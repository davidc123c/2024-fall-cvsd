==> flow/design.v <==
module alu #(
    parameter INST_W = 4,
    parameter INT_W  = 6,
    parameter FRAC_W = 10,
    parameter DATA_W = INT_W + FRAC_W
)(
    input                      i_clk,
    input                      i_rst_n,
    input                      i_in_valid,
    output                     o_busy,
    input         [INST_W-1:0] i_inst,
    input  signed [DATA_W-1:0] i_data_a,
    input  signed [DATA_W-1:0] i_data_b,
    output                     o_out_valid,
    output        [DATA_W-1:0] o_data
);
localparam IDLE = 3'b000;
localparam INPUT = 3'b001;
localparam COMPUTE = 3'b010;
localparam TEMP = 3'b011; 
localparam OUTPUT = 3'b100;
reg o_busy_in ;
reg out_valid_in;
reg signed [DATA_W-1:0] i_A, i_B, nxt_i_A, nxt_i_B;
reg [INST_W-1:0] inst, nxt_inst;
reg signed [DATA_W-1:0] out1, nxt_out1;
reg [2:0] state, nxt_state;
reg       busy, nxt_busy;
reg       valid, nxt_valid;
reg signed [DATA_W:0] add, sub;
reg signed [2*DATA_W-1 :0] mul, nxt_mul;
reg signed [22:0] mul_part, sat_mul;
reg signed [22:0] round_mul;
reg signed  [2*DATA_W - 1:0] left, part_left;
reg [DATA_W - 1:0] revermatch; 
reg signed [DATA_W+3:0] data_acc [0:DATA_W-1], nxt_data_acc [0:DATA_W-1];
reg signed [20:0] temp_data_acc;
wire [3:0] index ;
reg flag ;
reg signed [15:0] mul_temp;
reg signed [45:0] soft_mul;
reg signed [15:0] soft_test;
reg signed [15:0] soft_neg; 
reg [15:0] val16;
reg [7:0] val8;
reg [3:0] val4;
reg [4:0] result;
assign o_data = out1;
assign index  = i_A[3:0];  
assign o_busy = o_busy_in;
assign o_out_valid = out_valid_in;
always @(*) begin
    if (state == COMPUTE) begin
        flag = 1'b1;
    end
    else flag = 1'b0;
end
always @(*) begin
    case (state)
        IDLE:begin
            nxt_state = INPUT;
        end 
        INPUT:begin
            if (i_in_valid) begin
                nxt_state = COMPUTE;
            end
            else nxt_state = state;
        end
        COMPUTE:begin
            nxt_state = TEMP;
        end
        TEMP:begin
            nxt_state = OUTPUT;
        end
        OUTPUT:begin
            nxt_state = IDLE;
        end
        default: nxt_state = state;
    endcase
end
always @(*) begin
    case (state)
        INPUT:begin
        if (i_in_valid) begin
            nxt_i_A = i_data_a;
            nxt_i_B = i_data_b;
            nxt_inst = i_inst;
        end
        else begin
            nxt_i_A = i_A;
            nxt_i_B = i_B;
            nxt_inst = inst;
        end
        end 
        default: begin
            nxt_i_A = i_A;
            nxt_i_B = i_B;
            nxt_inst = inst;
        end
    endcase
end
always @(*) begin
    if (state == OUTPUT) begin
        out_valid_in = 1'b1;  
    end
    else out_valid_in = 1'b0;  
end
always @(*) begin
    if (state == INPUT) begin
        o_busy_in = 1'b0;
    end
    else o_busy_in = 1'b1;
end
integer i;
always @(*) begin
    for(i=0;i<DATA_W;i=i+1)begin
    nxt_data_acc[i] = data_acc[i];
    end
    case (inst)
        0: begin
            add = i_A + i_B;
            nxt_out1 = (!add[DATA_W] && add[DATA_W - 1]) ? 16'b0111_1111_1111_1111 :
                      (add[DATA_W] && !add[DATA_W - 1]) ? 16'b1000_0000_0000_0000 : add[DATA_W-1:0];
        end
        1:begin
            sub = i_A - i_B;
            nxt_out1 = (!sub[DATA_W] && sub[DATA_W - 1]) ?  16'b0111_1111_1111_1111 : 
                      (sub[DATA_W] && !sub[DATA_W - 1]) ?  16'b1000_0000_0000_0000 : sub[DATA_W-1:0];
        end
        2:begin
            mul = i_A*i_B;  
            mul_part = mul[2*DATA_W-1:9]; 
            if(mul_part[0] == 1'b1)begin
                round_mul = mul_part + 1'b1;
            end
            else begin
                round_mul = mul_part ;
            end
            sat_mul = (!round_mul[22] && (round_mul[21:11]> 11'b000_0001_1111)) ? 23'b011_1111_1111_1111_1111_1111 :  
                      (round_mul[22]  && (round_mul[21:11]< 11'b111_1110_0000)) ? 23'b100_0000_0000_0000_0000_0000 : round_mul;
            if ((sat_mul == 23'b011_1111_1111_1111_1111_1111) || (sat_mul == 23'b100_0000_0000_0000_0000_0000)) begin
                nxt_out1 = sat_mul[22:7];
            end
            else nxt_out1 = sat_mul[16:1];
        end
        3:begin
            if (flag == 1'b1) begin
            temp_data_acc = data_acc[index] + i_B;
            nxt_data_acc[index] = temp_data_acc[19:0]; 
            end
            else nxt_data_acc[index] = data_acc[index];
            nxt_out1 = (!data_acc[index][DATA_W+3] && (data_acc[index][19:10]>10'b00_0001_1111))? 16'b0111_1111_1111_1111 :
                       (data_acc[index][DATA_W+3]  && (data_acc[index][19:10]<10'b11_1110_0000)) ? 16'b1000_0000_0000_0000 : data_acc[index][DATA_W-1:0];
        end
        4:begin  
            if(!i_A[DATA_W-1] &&  i_A[14:10]>=5'b00010) soft_mul = {6'b0,i_A,24'b0};  
            else if (!i_A[DATA_W-1] && i_A[15:10]>=5'b0) begin   
                    soft_mul = ((i_A<<<1'b1) + 16'b0000_1000_0000_0000)*(30'b000000_01010101010101_0101_010101);
            end
            else if (i_A[15:10] == 6'b111111) begin    
                soft_test = i_A + 16'b0000_1000_0000_0000;
                soft_mul = (soft_test)*(30'b000000_01010101010101_0101_010101);
            end
            else if (i_A[15:10] == 6'b111110) begin
                soft_neg = (i_A<<<1'b1) + 16'b0001_0100_0000_0000;
                soft_mul = soft_neg*(30'b000000_000111000111000111_000111);
            end
            else if (i_A[15:10] == 6'b111101) begin
                soft_neg = (i_A + 16'b0000_1100_0000_0000);
                soft_mul = soft_neg*(30'b000000_000111000111000111_000111);
            end
            else soft_mul = 46'b0;
            nxt_out1 = ((soft_mul != 46'b01_1111_1111_1111_1111_1111_1111_1111_1111_1111_1111_1111) || (soft_mul != 46'b10_0000_0000_0000_0000_0000_0000_0000_0000_0000_0000_0000)) && (soft_mul[23] == 1'b1)?
                      soft_mul[DATA_W+23:24] + 1'b1:
                      ((soft_mul != 46'b01_1111_1111_1111_1111_1111_1111_1111_1111_1111_1111_1111) || (soft_mul != 46'b10_0000_0000_0000_0000_0000_0000_0000_0000_0000_0000_0000)) && (soft_mul[23] == 1'b0)?
                      soft_mul[DATA_W+23:24]:soft_mul[39:24];
        end
        5:begin   
            nxt_out1 = i_A ^ i_B;
        end
        6:begin   
            nxt_out1 = i_A >>> i_B;
        end
        7:begin   
            left = {i_A,i_A};
            part_left = left << i_B;
            nxt_out1 = part_left[2*DATA_W-1:DATA_W];
        end
        8:begin   
            result[4] = (i_A[15:0] == 16'b0) ? 1 : 0;
            val16     = (result[4]) ? 16'b1111_1111_1111_1111 : i_A;
            result[3] = (val16[15:8] == 8'b0) ? 1 : 0;
            val8      = (result[3]) ? val16[7:0] : val16[15:8];
            result[2] = (val8[7:4] == 4'b0) ? 1 : 0;
            val4      = (result[2]) ? val8[3:0] : val8[7:4];
            result[1] = (val4[3:2] == 2'b0) ? 1 : 0;
            result[0] = (result[1]) ? ~val4[1] : ~val4[3];
            nxt_out1 = {11'b0,result};
        end
        9:begin   
            nxt_out1[0] = (i_A[3:0] == i_B[15:12])  ? 1'b1 : 1'b0;
            nxt_out1[1] = (i_A[4:1] == i_B[14:11])  ? 1'b1 : 1'b0;
            nxt_out1[2] = (i_A[5:2] == i_B[13:10])  ? 1'b1 : 1'b0;
            nxt_out1[3] = (i_A[6:3] == i_B[12:9])   ? 1'b1 : 1'b0;
            nxt_out1[4] = (i_A[7:4] == i_B[11:8])   ? 1'b1 : 1'b0;
            nxt_out1[5] = (i_A[8:5] == i_B[10:7])   ? 1'b1 : 1'b0;
            nxt_out1[6] = (i_A[9:6] == i_B[9:6])    ? 1'b1 : 1'b0;
            nxt_out1[7] = (i_A[10:7] == i_B[8:5])   ? 1'b1 : 1'b0;
            nxt_out1[8] = (i_A[11:8] == i_B[7:4])   ? 1'b1 : 1'b0;
            nxt_out1[9] = (i_A[12:9] == i_B[6:3])   ? 1'b1 : 1'b0;
            nxt_out1[10] = (i_A[13:10] == i_B[5:2]) ? 1'b1 : 1'b0;
            nxt_out1[11] = (i_A[14:11] == i_B[4:1]) ? 1'b1 : 1'b0;
            nxt_out1[12] = (i_A[15:12] == i_B[3:0]) ? 1'b1 : 1'b0;
            nxt_out1[15:13] = 3'b000;
            end
        default: begin 
            nxt_out1 = out1;
        end
    endcase
end
    always @(posedge i_clk or negedge i_rst_n) begin
        if (!i_rst_n) begin
            out1 <= 0;
            i_A <= 0;
            i_B <= 0;
            state <= 0;
            inst <= 0;
            for ( i=0 ;i<DATA_W ;i=i+1) begin
                data_acc[i] <= 0;
            end
        end
        else begin
            out1 <= nxt_out1;
            i_A <= nxt_i_A;
            i_B <= nxt_i_B;
            state <= nxt_state;
            inst <= nxt_inst;
            for ( i=0 ;i<DATA_W ;i=i+1) begin
                data_acc[i] <= nxt_data_acc[i];
            end
        end
    end
endmodule
# From RTL to reports: alu
# Tool output for the design above, in the order of the flow.
# Line numbers count from 1 in the design file above.
# Operators carry their Yosys type and port widths (W data, S select, Z words).
# Cell names lack the library's common part.
# The mark - stands for no value.
[inputs]
design = "alu"
clock = "i_clk"
library = "sky130hd"
pvt_corner = "tt_025C_1v80"

# Word-level counts
# Counts by Yosys on the flattened word-level netlist (proc, flatten, opt, wreduce). Print and check cells are left out. Cells with the same type and inputs are merged into one.
[bits]
regBits = 375
in_bits = 39
output_inout_bits = 18
word_cells = 284
[classes]
n_addsub = 9
mul = 5
cmp = 6
n_eq = 49
shift = 2
mux = 107
n_logic = 19
reduce_and_logical = 65
[ops]
columns = ["op", "n"]
rows = [
  ["$mul A16 B21 Y37 const B", 2],
  ["$mux W20", 49],
  ["$mul A18 B23 Y41 const B", 1],
  ["$mul A16 B23 Y39 const B", 1],
  ["$mul A16 B16 Y32", 1],
  ["$pmux W20 S16", 1],
  ["$pmux W20 S15", 1],
  ["$reduce_or A15 Y1", 16],
  ["$mux W46", 4],
  ["$mux W16", 9],
  ["$pmux W1 S10", 13],
  ["$mux W23", 3],
  ["$eq A4 B4 Y1", 13],
  ["$ne A46 B45 Y1 const B", 1],
  ["$ne A46 B46 Y1 const B", 1],
  ["$eq A4 B4 Y1 const B", 10],
  ["$mux W37", 1],
  ["$reduce_and A2 Y1", 18],
  ["$add A16 B12 Y16 const B", 2],
  ["$shl A32 B16 Y32", 1],
  ["$eq A4 B3 Y1 const B", 8],
  ["$pmux W3 S9", 1],
  ["$add A23 B1 Y23 const B", 1],
  ["$eq A23 B22 Y1 const B", 1],
  ["$eq A23 B23 Y1 const B", 1],
  ["$mux W1", 21],
  ["$add A20 B16 Y20", 1],
  ["$not A1 Y1", 18],
]
# Not listed: further kinds 36, cells in them 62.

# Longest topological paths
# Depth = most cells in a row (Yosys ltp): at word level without a register or memory, in the mapped netlist without a sequential cell, where the memories' decode and read muxes count.
[depth]
word_depth = 13
abc_area = 0
depth_mapped = 35
mapped_depth_nobuf = 31

# Mapped cells and area
# The flow's flattened synthesis, as Yosys stat reports it; memories are mapped. The netlist is that of the ABC_AREA named above (0 if unset); the other value can give another one.
# The area totals of this step are shown rounded.
[by_type]
columns = ["type", "n", "area_total_um2"]
rows = [
  ["fa_1", 524, 1.05E+04],
  ["dfrtp_1", 376, 9.41E+03],
  ["ha_1", 632, 7.91E+03],
  ["inv_1", 751, 2.82E+03],
  ["a21oi_1", 359, 1.8E+03],
  ["nand2_1", 465, 1.75E+03],
  ["o21ai_0", 340, 1.7E+03],
  ["nor2_1", 445, 1.67E+03],
  ["xnor2_1", 99, 867.082],
  ["clkbuf_1", 218, 818.285],
  ["a22oi_1", 79, 593.069],
  ["mux2i_1", 55, 550.528],
  ["a21o_1", 58, 435.418],
  ["nand3_1", 82, 410.394],
  ["xor2_1", 44, 385.37],
  ["o211ai_1", 51, 382.867],
  ["a211oi_1", 50, 375.36],
  ["nand4_1", 55, 344.08],
]
# Other cell types: 94; their cells: 761.
[synth_totals]
stdcells = 5444
area_mm2 = 0.04842
sequential_area_mm2 = 0.009435
ff_cells = 377
buffers = 262

# Worst setup path after synthesis
# Path of least setup slack by OpenSTA after synthesis, without wires, with an ideal clock, recovery checks aside; 20% of the period is set as input and as output delay. Where synthesis merged equal registers, the netlist keeps one of their names.
[synth_timing]
path_kind = "register to register"
from = "register i_A[15]"
to = "register out1[0]"
tclk_ns = 13.5
setup_time_ns = 0.139
launch_ns = 0.000
t_arrival_ns = 8.386
required_time_ns = 13.361
setup_slack_ns = 4.974
delay_ns = 8.525
path_stages = 31
n_path_buf = 6
synth_period_reached_ns = 8.526
# "delay_ns" is the arrival time less input delay plus setup time.
# "path_stages": output pins that drive a net of the path, with the launching flip-flop's if there is one; two outputs of one cell count as two.
# "synth_period_reached_ns" = period - worst setup slack (recovery checks aside). The figure is calculated, with input and output delays left at 20% of the set period.
# The rows between start and end are the longest chain of elaborated cells between them; the timing report does not say that the signal goes this way. Where chains are equally long, one stands for them.
# Each line given opens the expression or statement behind the cell; cells for indexed reads and writes are added by Yosys, which also makes memories of some case tables.
[synth_via]
path_cell_list = "dfrtp_1 > clkbuf_1 > clkbuf_1 > clkbuf_1 > buf_1 > nand2_1 > fa_1 > fa_1 > inv_1 > fa_1 > fa_1 > fa_1 > inv_1 > fa_1 > inv_1 > ha_1 > buf_2 > and3_1 > and4_1 > o21ai_1 > o311a_2 > a32oi_1 > nand4_1 > nand4bb_1 > o31a_1 > or3_1 > and2_2 > o31a_4 > buf_8 > o21ai_2 > o2111ai_1"
elab_chain_len = 13
cells_between = 69
classes_between = "7 x add/sub; 4 x mul; 3 x compare; 7 x eq/ne; 2 x shift; 23 x mux; 2 x logic; 21 x reduce/logical"
[synth_rtl]
columns = ["element", "line", "rtl"]
rows = [
  ["from (decl)", 24, "reg signed [DATA_W-1:0] i_A, i_B, nxt_i_A, nxt_i_B;"],
  ["from (assign)", 224, "i_A <= 0;"],
  ["from (assign)", 234, "i_A <= nxt_i_A;"],
  ["$logic_not A16 Y1", 190, "result[4] = (i_A[15:0] == 16'b0) ? 1 : 0;"],
  ["$mux W1", 190, ""],
  ["$mux W16", 191, "val16     = (result[4]) ? 16'b1111_1111_1111_1111 : i_A;"],
  ["$logic_not A8 Y1", 192, "result[3] = (val16[15:8] == 8'b0) ? 1 : 0;"],
  ["$mux W1", 192, ""],
  ["$mux W8", 193, "val8      = (result[3]) ? val16[7:0] : val16[15:8];"],
  ["$logic_not A4 Y1", 194, "result[2] = (val8[7:4] == 4'b0) ? 1 : 0;"],
  ["$mux W1", 194, ""],
  ["$mux W4", 195, "val4      = (result[2]) ? val8[3:0] : val8[7:4];"],
  ["$logic_not A2 Y1", 196, "result[1] = (val4[3:2] == 2'b0) ? 1 : 0;"],
  ["$mux W1", 196, ""],
  ["$mux W1", 197, "result[0] = (result[1]) ? ~val4[1] : ~val4[3];"],
  ["$pmux W1 S10", 119, "case (inst)"],
  ["to (assign)", 223, "out1 <= 0;"],
  ["to (assign)", 233, "out1 <= nxt_out1;"],
  ["to (decl)", 26, "reg signed [DATA_W-1:0] out1, nxt_out1;"],
]

# Timing after layout
# Path of least setup slack in the final report of run A (OpenROAD, finished layout, wires in). Where an end is a register, its clock arrival counts in the times.
[layout_timing]
path_kind = "register to register"
from = "register i_A[9]"
to = "register out1[9]"
tclk_ns = 9.76
setup_time_ns = 0.14
launch_ns = 0.60
t_arrival_ns = 8.35
required_time_ns = 10.21
setup_slack_ns = 1.86
path_stages = 29
n_path_buf = 5
# The rows between start and end are the longest chain of elaborated cells between them; the timing report does not say that the signal goes this way. Where chains are equally long, one stands for them.
[layout_via]
path_cell_list = "dfrtp_4 > buf_6 > buf_12 > ha_2 > fa_1 > inv_2 > fa_2 > fa_2 > inv_2 > fa_2 > fa_2 > fa_2 > ha_4 > a21o_1 > a21o_1 > a221oi_2 > o211ai_1 > a31oi_2 > xnor2_2 > or3_4 > buf_6 > o31a_1 > or3_4 > a32oi_4 > buf_12 > nor2_4 > buf_12 > o21ai_4 > a41oi_2"
elab_chain_len = 12
cells_between = 53
classes_between = "8 x add/sub; 5 x mul; 2 x compare; 5 x eq/ne; 2 x shift; 16 x mux; 1 x logic; 14 x reduce/logical"
[layout_rtl]
columns = ["element", "line", "rtl"]
rows = [
  ["from (decl)", 24, "reg signed [DATA_W-1:0] i_A, i_B, nxt_i_A, nxt_i_B;"],
  ["from (assign)", 224, "i_A <= 0;"],
  ["from (assign)", 234, "i_A <= nxt_i_A;"],
  ["$add A16 B12 Y16", 169, "soft_neg = (i_A + 16'b0000_1100_0000_0000);"],
  ["$mul A16 B21 Y37", 170, "soft_mul = soft_neg*(30'b000000_000111000111000111_000111);"],
  ["$mux W37", 168, "else if (i_A[15:10] == 6'b111101) begin"],
  ["$mux W46", 164, "else if (i_A[15:10] == 6'b111110) begin"],
  ["$mux W46", 160, "else if (i_A[15:10] == 6'b111111) begin"],
  ["$mux W46", 157, "else if (!i_A[DATA_W-1] && i_A[15:10]>=5'b0) begin"],
  ["$mux W46", 156, "if(!i_A[DATA_W-1] &&  i_A[14:10]>=5'b00010) soft_mul = {6'b0,i_A,24'b0};"],
  ["$ne A46 B45 Y1", 173, "nxt_out1 = ((soft_mul != 46'b01_1111_1111_1111_1111_1111_1111_1111_1111_1111_1111_1111) || (soft_mul != 46'b10 ..."],
  ["$logic_or A1 B1 Y1", 173, ""],
  ["$logic_and A1 B1 Y1", 173, ""],
  ["$mux W16", 173, ""],
  ["$pmux W1 S10", 119, "case (inst)"],
  ["to (assign)", 223, "out1 <= 0;"],
  ["to (assign)", 233, "out1 <= nxt_out1;"],
  ["to (decl)", 26, "reg signed [DATA_W-1:0] out1, nxt_out1;"],
]

# Settings and measured results of 2 stored flow runs for module alu (sky130hd), not sorted in any way. The constraints put input and output delay at 20% of the set period each and load the outputs with 0.01 pF.
# "period_less_ws_ns" is the run's clock period less its worst setup slack. It is reckoned from that one timing run; input and output delays stay at 20% of the period that was set.
# "critical_path_time_ns" is the time allowed to the run's worst setup path (the clock period less input and output delay, where it has them) less its slack. Clock arrival times count: a late capture clock shortens it, a late launch clock lengthens it.
# Values from the reports are rounded here.

[[run]]
name = "run A"
[run.settings]
period_ns = 9.76
SETUP_SLACK_MARGIN = 1.99
CAP_MARGIN = 20
CORE_MARGIN = 2
CORE_UTILIZATION = 40
SLEW_MARGIN = 20
[run.results]
ys_area_mm2 = 0.04842
dieArea_mm2 = 0.1238
stdcell_area_mm2 = 0.05736
util_pct = 47.8
worst_setup_slack_ns = 1.864
setupTns_ns = 0.000
holdWs_ns = 0.381
period_less_ws_ns = 7.896
critical_path_time_ns = 7.90
timing.worst_path_kind = "register to register"

[[run]]
name = "run B"
[run.settings]
period_ns = 9.19
CORE_UTILIZATION = 15
SETUP_SLACK_MARGIN = 2.04
PLACE_DENSITY_LB_ADDON = 0.13
HOLD_SLACK_MARGIN = -0.08
CORE_ASPECT_RATIO = 0.67
CORE_MARGIN = 5
GPL_TIMING_DRIVEN = 0
CTS_CLUSTER_DIAMETER = 390
CAP_MARGIN = 20
SLEW_MARGIN = 20
[run.results]
ys_area_mm2 = 0.04842
dieArea_mm2 = 0.3345
stdcell_area_mm2 = 0.06223
util_pct = 19.4
worst_setup_slack_ns = 0.686
setupTns_ns = 0.000
holdWs_ns = 0.365
period_less_ws_ns = 8.504
critical_path_time_ns = 8.50
timing.worst_path_kind = "register to register"
